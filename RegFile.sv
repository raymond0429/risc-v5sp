==> flow/design.v <==
module RegFile (
    input  wire        clk,
    input  wire        rstn,
    input  wire [ 4:0] rd_l3,
    input  wire [ 4:0] rs1_l2,
    input  wire [ 4:0] rs2_l2,
    input  wire [31:0] alu_q_l3,
    input  wire [31:0] ram_rdata_l3,
    input  wire        load_l3,
    output reg  [31:0] xrs1_l2,
    output reg  [31:0] xrs2_l2,
    output wire [31:0] wval_l3
);
    wire [31:0] wval;
    assign wval = load_l3 ? ram_rdata_l3 : alu_q_l3;
    reg [31:0] reg_file[31:1];
    always @(*) begin
        if (rs1_l2 == 5'b0) begin
            xrs1_l2 = 32'b0;
        end else begin
            xrs1_l2 = reg_file[rs1_l2];
        end
    end
    always @(*) begin
        if (rs2_l2 == 5'b0) begin
            xrs2_l2 = 32'b0;
        end else begin
            xrs2_l2 = reg_file[rs2_l2];
        end
    end
    genvar i;
    generate
        for (i = 1; i <= 31; i = i + 1) begin
            always @(posedge clk) begin
                if (!rstn) begin
                    reg_file[i] = 32'b0;
                end else if (rd_l3 == i) begin
                    reg_file[i] <= wval;
                end
            end
        end
    endgenerate
    assign wval_l3 = wval;
endmodule
# Tool chain data of RegFile
# Tool output for the design above, in the order of the flow.
# Lines are those of the file above, counted from 1.
# Operators carry their Yosys type and port widths (W data, S select, Z words).
# Cell names lack the library's common part.
# The mark n/a stands for no value.
dict set report design {
  design {RegFile}
  clock_port {clk}
  cell_library {sky130hd}
  corner {tt_025C_1v80}
}

# Word-level counts
# Yosys after proc, flatten, opt, wreduce and memory -nomap, before mapping. Enables and synchronous resets that opt folds into registers are not counted as muxes. Print and check cells are not counted. Equal cells are merged and count once.
dict set report word_totals {
  clocked_rd_ports_x_width 0
  elab_cells 131
  ram_bits 0
  latch_bits 0
  out_inout_bits 96
  memories 0
  regBits 992
  romBits 0
}
dict set report classes {
  logic 0
  n_reduce_logical 2
  compare 0
  n_mul 0
  div_mod_pow 0
  eq_ne 93
  n_mux 5
  n_addsub 0
  shift 0
}
# operator count
set op_table {}
lappend op_table {{$pmux W32 S31} 2}
lappend op_table {{$eq A5 B5 Y1 const B} 48}
lappend op_table {{$eq A5 B4 Y1 const B} 24}
lappend op_table {{$mux W32} 3}
lappend op_table {{$eq A5 B3 Y1 const B} 12}
lappend op_table {{$eq A5 B2 Y1 const B} 6}
lappend op_table {{$eq A5 B1 Y1 const B} 3}
lappend op_table {{$logic_not A5 Y1} 2}

# Depth
# Depth = most cells in a row (Yosys ltp): at word level without a register or memory, in the mapped netlist without a sequential cell, where the memories' decode and read muxes count.
dict set report depth {
  word_depth 3
  ABC_AREA 1
  depth_mapped 12
  depth_no_buf 10
}

# Netlist
# The flow's flattened synthesis, as Yosys stat reports it; memories are mapped. The netlist is that of the ABC_AREA named above (0 if unset); the other value can give another one.
# cell_type count
set types {}
lappend types {dfxtp_1 992}
lappend types {nand2_1 2402}
lappend types {nand3_1 1155}
lappend types {nor2_1 1352}
lappend types {a21oi_1 905}
lappend types {nand4_1 498}
lappend types {o21ai_0 519}
lappend types {clkbuf_1 567}
lappend types {buf_2 199}
lappend types {inv_1 118}
lappend types {mux2_2 32}
lappend types {buf_1 74}
lappend types {nor2_2 25}
lappend types {inv_2 28}
lappend types {nor3_1 11}
lappend types {o21ai_1 11}
lappend types {nor2_4 4}
lappend types {nand2_2 7}
# Other cell types: 5; their cells: 8.
dict set report synth_totals {
  buf_cells 843
  ff_cells 992
  synth_area_um2 54706.2
  mapped_cells 8907
}

# Timing after synthesis
# Source: OpenSTA report_checks on the synthesized netlist (no wires, ideal clock, input and output delay 20% of the period each), path of least setup slack; recovery checks are left aside. Register names are those of the netlist, which keeps one name where synthesis merged equal registers.
dict set report synth_timing {
  kind {input port to output port}
  from {input rs2_l2[0]}
  to {output xrs2_l2[11]}
  tclk_ns 2.68
  in_delay_ns 0.536
  output_delay_ns 0.536
  delay_ns 1.335
  path_slack_ns 0.273
  driving_pins 11
  arrival_time_ns 1.871
  n_path_buf 3
  period_less_setup_slack_ns 2.407
}
# "delay_ns" = arrival - input delay + setup time.
# A path that ends at an output port has no setup time.
# "driving_pins": output pins that drive a net of the path, with the launching flip-flop's if there is one; two outputs of one cell count as two.
# "period_less_setup_slack_ns" = period - worst setup slack (recovery checks aside). The figure is calculated, with input and output delays left at 20% of the set period.
# The rows between start and end are the longest chain of elaborated cells between them; the timing report does not say that the signal goes this way. Where chains are equally long, one stands for them.
# A line is the first line of the expression or statement that the cell stems from. Yosys adds cells for indexed reads and writes and turns some case tables into memories.
dict set report synth_between {
  cell_sequence {buf_2 -> nand2_4 -> nor2_1 -> buf_2 -> buf_2 -> nand3_1 -> nand2_1 -> nor2_1 -> nand2_1 -> nor2_1 -> a21oi_1}
  elab_chain_cells 3
  cone_cells 34
  cone_classes {eq/ne: 31; mux: 2; reduce/logical: 1}
}
# item line_no
set synth_rtl {}
lappend synth_rtl {{start: declaration} 6} ;# input  wire [ 4:0] rs2_l2,
lappend synth_rtl {{$eq A5 B5 Y1} 28} ;# xrs2_l2 = reg_file[rs2_l2];
lappend synth_rtl {{$pmux W32 S31} 28}
lappend synth_rtl {{$mux W32} 25} ;# if (rs2_l2 == 5'b0) begin
lappend synth_rtl {{end: declaration} 11} ;# output reg  [31:0] xrs2_l2,

; Design RegFile on sky130hd. What follows are 2 stored runs of the flow, each under its own settings; their order means nothing. The constraints put input and output delay at 20% of the set period each and load the outputs with 0.01 pF.

[run A: settings]
period_ns = 3.5
CORE_UTILIZATION = 57
PLACE_DENSITY = 0.47
HOLD_SLACK_MARGIN = 0.06
CORE_MARGIN = 10
CELL_PAD_IN_SITES_GLOBAL_PLACEMENT = 0
CELL_PAD_IN_SITES_DETAIL_PLACEMENT = 2
ABC_AREA = 1
GPL_ROUTABILITY_DRIVEN = 0
CAP_MARGIN = 25
MIN_ROUTING_LAYER = met2
MAX_ROUTING_LAYER = met5
SLEW_MARGIN = 20
[run A: results]
outcome = not finished: placement ended with error DPL-0033

[run B: settings]
period_ns = 2.95
CORE_UTILIZATION = 69
SETUP_SLACK_MARGIN = 0.61
PLACE_DENSITY = 0.61
CORE_ASPECT_RATIO = 0.73
CORE_MARGIN = 4
TNS_END_PERCENT = 80
CTS_CLUSTER_DIAMETER = 366
MAX_ROUTING_LAYER = met4
CAP_MARGIN = 20
SLEW_MARGIN = 20
[run B: results]
outcome = not finished: routing ended with error GRT-0116
